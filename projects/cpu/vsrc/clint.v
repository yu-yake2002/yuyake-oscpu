==> flow/design.v <==
`timescale 1ns / 1ps
module clint # (
  parameter RW_DATA_WIDTH     = 64,
  parameter RW_ADDR_WIDTH     = 64,
  parameter AXI_DATA_WIDTH    = 64,
  parameter AXI_ADDR_WIDTH    = 64,
  parameter AXI_ID_WIDTH      = 4,
  parameter AXI_USER_WIDTH    = 1
)(
  input  wire                             clk,
  input  wire                             rst,
  output wire                             aw_ready_o,
  input  wire                             aw_valid_i,
  input  wire [AXI_ADDR_WIDTH-1:0]        aw_addr_i,
  input  wire [2:0]                       aw_prot_i,
  input  wire [AXI_ID_WIDTH-1:0]          aw_id_i,
  input  wire [AXI_USER_WIDTH-1:0]        aw_user_i,
  input  wire [7:0]                       aw_len_i,
  input  wire [2:0]                       aw_size_i,
  input  wire [1:0]                       aw_burst_i,
  input  wire                             aw_lock_i,
  input  wire [3:0]                       aw_cache_i,
  input  wire [3:0]                       aw_qos_i,
  output wire                             w_ready_o,
  input  wire                             w_valid_i,
  input  wire [AXI_DATA_WIDTH-1:0]        w_data_i,
  input  wire [AXI_DATA_WIDTH/8-1:0]      w_strb_i,
  input  wire                             w_last_i,
  input  wire [AXI_ID_WIDTH-1:0]          w_id_i,
  input  wire                             b_ready_i,
  output wire                             b_valid_o,
  output wire [1:0]                       b_resp_o,
  output wire [AXI_ID_WIDTH-1:0]          b_id_o,
  output wire [AXI_USER_WIDTH-1:0]        b_user_o,
  output wire                             ar_ready_o,
  input  wire                             ar_valid_i,
  input  wire [AXI_ADDR_WIDTH-1:0]        ar_addr_i,
  input  wire [2:0]                       ar_prot_i,
  input  wire [AXI_ID_WIDTH-1:0]          ar_id_i,
  input  wire [AXI_USER_WIDTH-1:0]        ar_user_i,
  input  wire [7:0]                       ar_len_i,
  input  wire [2:0]                       ar_size_i,
  input  wire [1:0]                       ar_burst_i,
  input  wire                             ar_lock_i,
  input  wire [3:0]                       ar_cache_i,
  input  wire [3:0]                       ar_qos_i,
  input  wire                             r_ready_i,
  output wire                             r_valid_o,
  output wire [1:0]                       r_resp_o,
  output wire [AXI_DATA_WIDTH-1:0]        r_data_o,
  output wire                             r_last_o,
  output wire [AXI_ID_WIDTH-1:0]          r_id_o,
  output wire [AXI_USER_WIDTH-1:0]        r_user_o,
  output wire [11 : 0]                 clint_interupt_bus
);
  wire debug_wr = msip_wr_ena || mtime_wr_ena || mtimecmp_wr_ena;
  wire debug_rd = msip_rd_ena || mtime_rd_ena || mtimecmp_rd_ena;
  reg [31 : 0]   csr_msip;
  reg [63 : 0] csr_mtime, csr_mtimecmp;
  wire ar_hs  = ar_valid_i && ar_ready_o;
  wire r_hs   = r_valid_o  && r_ready_i;
  wire aw_hs  = aw_valid_i && aw_ready_o;
  wire w_hs   = w_valid_i  && w_ready_o;
  wire b_hs   = b_valid_o  && b_ready_i;
  parameter R_STATE_IDLE = 1'b0, R_STATE_READ = 1'b1;
  reg r_state;
  wire r_state_idle = r_state == R_STATE_IDLE;
  wire r_state_read = r_state == R_STATE_READ;
  always @(posedge clk) begin
    if (rst) begin
      r_state <= R_STATE_IDLE;
    end
    else begin
      case (r_state)
        R_STATE_IDLE: if (ar_hs) r_state <= R_STATE_READ;
        R_STATE_READ: if (r_hs)  r_state <= R_STATE_IDLE;
      endcase
    end
  end
  assign ar_ready_o = r_state_idle && ar_valid_i;
  reg [63:0] rd_addr_reg;
  reg [3:0]  rd_id_reg;
  reg        rd_user_reg;
  reg [2:0]  rd_size_reg;
  always @(posedge clk) begin
    if (rst) begin
      rd_addr_reg <= 63'b0; 
      rd_id_reg   <= 4'b0;
      rd_user_reg <= 1'b0;
      rd_size_reg <= 3'b0;
    end
    else if (ar_hs) begin
      rd_addr_reg <= ar_addr_i;
      rd_id_reg   <= ar_id_i;
      rd_user_reg <= ar_user_i;
      rd_size_reg <= ar_size_i;
    end
    else if (r_hs) begin
      rd_addr_reg <= 0;
    end
  end
  wire rd_size_b = rd_size_reg == 3'b000;
  wire rd_size_h = rd_size_reg == 3'b001;
  wire rd_size_w = rd_size_reg == 3'b010;
  wire rd_size_d = rd_size_reg == 3'b011;
  assign r_valid_o = R_STATE_READ;
  assign r_resp_o  = 2'b0;
  wire msip_rd_ena     = (rd_addr_reg == 64'h00000000_02000000);
  wire mtimecmp_rd_ena = (rd_addr_reg == 64'h00000000_02004000);
  wire mtime_rd_ena    = (rd_addr_reg == 64'h00000000_0200BFF8);
  wire [63:0] clint_val = (
      ({64{msip_rd_ena}}     & {{32{csr_msip[31]}}, csr_msip})
    | ({64{mtimecmp_rd_ena}} & csr_mtimecmp)
    | ({64{mtime_rd_ena}}    & csr_mtime)
  ) >> rd_addr_reg[2:0];
  assign r_data_o  = (
      ({64{rd_size_b}} & {8{clint_val[7:0]}})
    | ({64{rd_size_h}} & {4{clint_val[15:0]}})
    | ({64{rd_size_w}} & {2{clint_val[31:0]}})
    | ({64{rd_size_d}} & {1{clint_val[63:0]}})
  );
  assign r_last_o  = R_STATE_READ;
  assign r_id_o    = rd_id_reg;
  assign r_user_o  = rd_user_reg;
  parameter [1:0] W_STATE_IDLE = 2'b00, W_STATE_WRITE = 2'b01, W_STATE_RESP = 2'b10;
  reg [1 : 0] w_state;
  wire w_state_idle  = w_state == W_STATE_IDLE;
  wire w_state_write = w_state == W_STATE_WRITE;
  wire w_state_resp  = w_state == W_STATE_RESP;
  always @(posedge clk) begin
    if (rst) begin
      w_state <= W_STATE_IDLE;
    end
    else begin
      case (w_state)
        W_STATE_IDLE:
          if (aw_hs) 
            w_state <= W_STATE_WRITE;
        W_STATE_WRITE:
          if (w_hs && w_last_i)
            w_state <= W_STATE_RESP;
        W_STATE_RESP:
          if (b_hs)
            w_state <= W_STATE_IDLE;
        default:
          w_state <= W_STATE_IDLE;
      endcase
    end
  end
  assign aw_ready_o = w_state_idle && aw_valid_i;
  reg [63 : 0]           wr_addr_reg;
  reg [AXI_ID_WIDTH-1:0]   wr_id_reg;
  reg [AXI_USER_WIDTH-1:0] wr_user_reg;
  reg [2:0]                wr_size_reg;
  always @(posedge clk) begin
    if (rst) begin
      {wr_addr_reg, wr_id_reg, wr_user_reg} <= 64'h00000000_00000000;
      wr_size_reg <= 3'b0;
    end
    else if (aw_hs) begin
      wr_addr_reg <= aw_addr_i;
      wr_id_reg   <= aw_id_i;
      wr_user_reg <= aw_user_i;
      wr_size_reg <= aw_size_i;
    end
    else if (w_hs) begin
      wr_addr_reg <= 0;
    end
  end
  wire wr_size_b = wr_size_reg == 3'b000;
  wire wr_size_h = wr_size_reg == 3'b001;
  wire wr_size_w = wr_size_reg == 3'b010;
  wire wr_size_d = wr_size_reg == 3'b011;
  assign w_ready_o = W_STATE_WRITE && w_valid_i;
  wire [7:0] mask_size  = (
      ({8{wr_size_b}} & 8'b00000001)
    | ({8{wr_size_h}} & 8'b00000011)
    | ({8{wr_size_w}} & 8'b00001111)
    | ({8{wr_size_d}} & 8'b11111111)
  ) << wr_addr_reg[2:0];
  wire [7:0] mask_8bits = w_strb_i & mask_size;
  wire [63 : 0] wr_mask = {
    {8{mask_8bits[7]}},
    {8{mask_8bits[6]}},
    {8{mask_8bits[5]}},
    {8{mask_8bits[4]}},
    {8{mask_8bits[3]}},
    {8{mask_8bits[2]}},
    {8{mask_8bits[1]}},
    {8{mask_8bits[0]}}
  };
  wire msip_wr_ena     = (wr_addr_reg == 64'h00000000_02000000);
  wire mtimecmp_wr_ena = (wr_addr_reg == 64'h00000000_02004000);
  wire mtime_wr_ena    = (wr_addr_reg == 64'h00000000_0200BFF8);
  always @(posedge clk) begin
    if (rst) begin
      csr_msip <= 32'b0;
    end
    else if (w_hs && msip_wr_ena) begin
      csr_msip <= (~wr_mask[31:0] & csr_msip) | (wr_mask[31:0] & w_data_i[31:0]);
    end
  end
  always @(posedge clk) begin
    if (rst) begin
      csr_mtimecmp <= 64'h00000000_00000000;
    end
    else if (w_hs && mtimecmp_wr_ena) begin
        csr_mtimecmp <= (~wr_mask & csr_mtimecmp) | (wr_mask & w_data_i);
    end
  end
  always @(posedge clk) begin
    if (rst) begin
      csr_mtime <= 64'h00000000_00000000;
    end
    else if (w_hs && mtime_wr_ena) begin
      csr_mtime <= (~wr_mask & csr_mtime) | (wr_mask & w_data_i);
    end 
    else begin
      csr_mtime <= csr_mtime + 1;
    end
  end
  assign b_valid_o = w_state_resp; 
  assign b_resp_o  = 2'b0;
  assign b_id_o    = wr_id_reg;
  assign b_user_o  = wr_user_reg;
  assign clint_interupt_bus [3]  = csr_msip == 32'b1;
  assign clint_interupt_bus [7] = csr_mtime >= csr_mtimecmp;
endmodule
Reports on clint
What the tools print for clint, step after step.
Line numbers count from 1 in the design file above.
Operators: Yosys type, input widths -> output width; for muxes data width and select width s.
Library cell names are shortened.
The mark -- stands for no value.
- design top: clint
- clock port: clk
- cell library: sky130hd
- timing corner: tt_025C_1v80

Word-level counts
Source: Yosys, flattened and elaborated, memories not mapped. Widths are those after wreduce. Registers that Yosys merges into a memory's read port (data or address) are not register bits. Print and check cells do not count. Equal cells are merged and count once.
- register bits: 307
- word-level cells at 91
- noted mux-type cells: 12
- noted equal/unequal tests: 18
- noted reduce/logical cells: 17
- shift-type cells: 2
- bitwise gates (word level): 27
- noted order comparisons: 1
- add/sub/neg operators at 1
- operator list (kind ; count):
    $and 64x64->64 ; 10
    $or 64x64->64 ; 7
    $eq 64x26->1 const B ; 6
    $mux 64 ; 5
    $and 32x32->32 ; 2
    $add 64x1->64 const B ; 1
    $shr 64x3->64 ; 1
    $ge 64x64->1 ; 1
    $not 64->64 ; 1
    $eq 32x1->1 const B ; 1
    $or 32x32->32 ; 1
    $not 32->32 ; 1
    $eq 3x2->1 const B ; 4
    $logic_and 1x1->1 ; 10
    $or 4x8->8 ; 1
    $shl 8x3->8 ; 1
    $and 8x8->8 ; 1
    $ne 2x2->1 const B ; 3
    $eq 3x1->1 const B ; 2
    $logic_not 3->1 ; 2
    $pmux 2 s3 ; 1
    $mux 2 ; 3
    $or 2x4->4 ; 1
    $reduce_bool 2->1 ; 2
    $reduce_and 3->1 ; 1
    $or 1x2->2 ; 1
    $eq 2x1->1 const B ; 1
    $logic_and 2x1->1 const A ; 1
Other operator kinds: 5; their cells: 6.

Depth
Depth = most cells in a row (Yosys ltp): at word level without a register or memory, in the mapped netlist without a sequential cell, where the memories' decode and read muxes count.
- word-level depth: 10
- ABC_AREA: 0
- gate-level depth with buffers at 12

Mapped cells and area
Yosys stat after the flow's synthesis: flattened, memories mapped to cells. It holds for the ABC_AREA given above (unset counts as 0); a run with the other value may have another netlist.
Totals and module areas in this step are rounded.
- buffer cells: 162
- mapped area at 16900 µm²
- noted standard cells after synthesis: 2118
- noted area of sequential cells: 6170 µm²
- flip-flop cells at 308
- cell types (cell ; count ; total area (µm²)):
    dfxtp_1 ; 308 ; 6.17E+03
    a21oi_1 ; 249 ; 1.25E+03
    nand2_1 ; 288 ; 1.08E+03
    nand3b_1 ; 128 ; 960.922
    mux2i_1 ; 83 ; 830.797
    ha_1 ; 65 ; 813.28
    nor2_1 ; 171 ; 641.866
    clkbuf_1 ; 102 ; 382.867
    nor4_1 ; 53 ; 331.568
    inv_1 ; 87 ; 326.563
    a221oi_1 ; 36 ; 315.302
    nand3_1 ; 56 ; 280.269
    a222oi_1 ; 25 ; 250.24
    o21ai_0 ; 45 ; 225.216
    o22ai_1 ; 34 ; 212.704
    buf_4 ; 27 ; 202.694
    nand4_1 ; 32 ; 200.192
    nor3_1 ; 39 ; 195.187
Other cell types: 62; their cells: 290.

Worst setup path after synthesis
Path of least setup slack by OpenSTA after synthesis, without wires, with an ideal clock, recovery checks aside; 20% of the period is set as input and as output delay. Where synthesis merged equal registers, the netlist keeps one of their names.
- path kind: reg2out
- start point: register rd_addr_reg[46]
- end point: output port r_data_o[16]
- noted clock period: 2.81 ns
- delay of the path at 2.111 ns
- required time at 2.248 ns
- noted driving pins on the path: 10
- data arrival time: 2.111 ns
- setup slack at 0.137 ns
- period reached after synthesis: 2.673 ns
"delay of the path" is the arrival time less input delay plus setup time.
At an output port there is no setup time.
"driving pins on the path": output pins that drive a net of the path, with the launching flip-flop's if there is one; two outputs of one cell count as two.
"period reached after synthesis" is the clock period less the worst setup slack; recovery checks do not enter. This is arithmetic on one report: input and output delays are still those of the set period (20% each).
The rows between start and end are the longest chain of elaborated cells between them; the timing report does not say that the signal goes this way. Where chains are equally long, one stands for them.
A line is the first line of the expression or statement that the cell stems from. Yosys adds cells for indexed reads and writes and turns some case tables into memories.
A register here has more assigning lines than the two given.
- path through: dfxtp_1 -> nor4_1 -> nand4_1 -> nor4_1 -> and2_1 -> buf_4 -> buf_4 -> a222oi_1 -> a21oi_1 -> a21boi_0
- cells in the longest elaborated chain at 9
- elaborated cells between the ends (all ways) at 16
- RTL lines with such cells at 11
- those cells by class: eq/ne (3); shift (1); logic (12)
- ends and longest elaborated chain, after synthesis (element ; line ; source):
    start: declaration ; 81 ; reg [63:0] rd_addr_reg;
    start: assignment ; 87 ; rd_addr_reg <= 63'b0;
    start: assignment ; 93 ; rd_addr_reg <= ar_addr_i;
    $eq 64x26->1 ; 108 ; wire msip_rd_ena     = (rd_addr_reg == 64'h00000000_02000000);
    $and 64x64->64 ; 112 ; ({64{msip_rd_ena}}     & {{32{csr_msip[31]}}, csr_msip})
    $or 64x64->64 x2 ; 112 ;
    $shr 64x3->64 ; 111 ; wire [63:0] clint_val = (
    $and 64x64->64 ; 117 ; ({64{rd_size_b}} & {8{clint_val[7:0]}})
    $or 64x64->64 x3 ; 117 ;
    end: declaration ; 50 ; output wire [AXI_DATA_WIDTH-1:0]        r_data_o,

Timing after layout
From the final timing report of flow run A: the path of least setup slack in the routed layout; clock arrival at registers is part of the times.
- path kind: reg2out
- start point: register rd_addr_reg[52]
- end point: output port r_data_o[59]
- required time at 2.64 ns
- noted clock period: 3.3 ns
- setup slack at -0.49 ns
- data arrival time: 3.13 ns
- noted driving pins on the path: 12
The rows between start and end are the longest chain of elaborated cells between them; the timing report does not say that the signal goes this way. Where chains are equally long, one stands for them.
A register here has more assigning lines than the two given.
- path through: dfxtp_2 -> nor4_2 -> buf_4 -> nand4_1 -> nor3_2 -> and3_4 -> buf_6 -> a222oi_1 -> nand2b_1 -> a21boi_4 -> o22ai_2 -> buf_2
- cells in the longest elaborated chain at 9
- elaborated cells between the ends (all ways) at 16
- RTL lines with such cells at 11
- those cells by class: eq/ne (3); shift (1); logic (12)
- ends and longest elaborated chain, post-layout (element ; line ; source):
    start: declaration ; 81 ; reg [63:0] rd_addr_reg;
    start: assignment ; 87 ; rd_addr_reg <= 63'b0;
    start: assignment ; 93 ; rd_addr_reg <= ar_addr_i;
    $eq 64x26->1 ; 108 ; wire msip_rd_ena     = (rd_addr_reg == 64'h00000000_02000000);
    $and 64x64->64 ; 112 ; ({64{msip_rd_ena}}     & {{32{csr_msip[31]}}, csr_msip})
    $or 64x64->64 x2 ; 112 ;
    $shr 64x3->64 ; 111 ; wire [63:0] clint_val = (
    $and 64x64->64 ; 117 ; ({64{rd_size_b}} & {8{clint_val[7:0]}})
    $or 64x64->64 x3 ; 117 ;
    end: declaration ; 50 ; output wire [AXI_DATA_WIDTH-1:0]        r_data_o,

Data sheet: physical implementation of clint

clint through Yosys and OpenROAD on sky130hd: 2 stored runs, unordered, with their settings and measured results. The constraints put input and output delay at 20% of the set period each and load the outputs with 0.01 pF.
"achieved clock period" is the run's clock period less its worst setup slack. It is reckoned from that one timing run; input and output delays stay at 20% of the period that was set.
By "time used up by the worst setup path" is meant the share of the clock period that the worst setup path is allowed (20% is reserved at inputs, 20% at outputs), minus its slack. Clock arrival times at its registers enter into it.
"power" rests on the timing tool's default activity at the inputs, not on a simulated workload.
Measured values are rounded.

Flow run A

==> flow/run.sh <==
#!/bin/bash
# the make line also repeats the synthesis and layout settings of config.mk as NAME=value (left out here)
make -C /OpenROAD-flow-scripts/flow DESIGN_CONFIG=/design/flow/config.mk WORK_HOME=/design/flow/orfs CLKGATE_MAP_FILE= finish
==> flow/config.mk <==
export PLATFORM = sky130hd
export DESIGN_NAME = clint
export DESIGN_NICKNAME = clint
export VERILOG_FILES = /design/flow/design.v
export SDC_FILE = /design/flow/constraint.sdc
export NUM_CORES = 4
export LEC_CHECK = 0
export CAP_MARGIN = 20
export CORE_ASPECT_RATIO = 1.11
export CORE_MARGIN = 6
export CORE_UTILIZATION = 51
export CTS_CLUSTER_SIZE = 85
export PLACE_DENSITY_LB_ADDON = 0.16
export SETUP_SLACK_MARGIN = 0.85
export SLEW_MARGIN = 20
==> flow/constraint.sdc <==
create_clock -name core_clock -period 3.3 [get_ports {clk}]
set_input_delay 0.6600 -clock core_clock [delete_from_list [all_inputs] [get_ports {clk}]]
set_output_delay 0.6600 -clock core_clock [all_outputs]
set_load 0.01 [all_outputs]

Measured in flow run A:
- synthesized cell area at 16900 µm²
- die area: 37700 µm²
- noted the standard-cell area of the final layout: 25600 µm²
- post-route utilization at 79.1 %
- lowest setup slack: -0.491 ns
- total negative setup slack at -22.7 ns
- power at 9020 uW
- achieved clock period: 3.791 ns
- time used up by the worst setup path at 3.13 ns
- critical path kind: reg2out

Flow run B

==> flow/run.sh <==
#!/bin/bash
# the make line also repeats the synthesis and layout settings of config.mk as NAME=value (left out here)
make -C /OpenROAD-flow-scripts/flow DESIGN_CONFIG=/design/flow/config.mk WORK_HOME=/design/flow/orfs CLKGATE_MAP_FILE= finish
==> flow/config.mk <==
export PLATFORM = sky130hd
export DESIGN_NAME = clint
export DESIGN_NICKNAME = clint
export VERILOG_FILES = /design/flow/design.v
export SDC_FILE = /design/flow/constraint.sdc
export NUM_CORES = 4
export LEC_CHECK = 0
export CAP_MARGIN = 20
export CELL_PAD_IN_SITES_DETAIL_PLACEMENT = 1
export CORE_ASPECT_RATIO = 1.55
export CORE_MARGIN = 2
export CORE_UTILIZATION = 35
export CTS_CLUSTER_SIZE = 39
export HOLD_SLACK_MARGIN = 0.14
export MAX_ROUTING_LAYER = met5
export SLEW_MARGIN = 20
==> flow/constraint.sdc <==
create_clock -name core_clock -period 5.15 [get_ports {clk}]
set_input_delay 1.0300 -clock core_clock [delete_from_list [all_inputs] [get_ports {clk}]]
set_output_delay 1.0300 -clock core_clock [all_outputs]
set_load 0.01 [all_outputs]

Measured in flow run B:
- synthesized cell area at 16900 µm²
- die area: 50200 µm²
- noted the standard-cell area of the final layout: 21500 µm²
- post-route utilization at 44.8 %
- lowest setup slack: 0.142 ns
- total negative setup slack at 0.000 ns
- power at 5480 uW
- achieved clock period: 5.008 ns
- time used up by the worst setup path at 3.98 ns
- critical path kind: reg2out
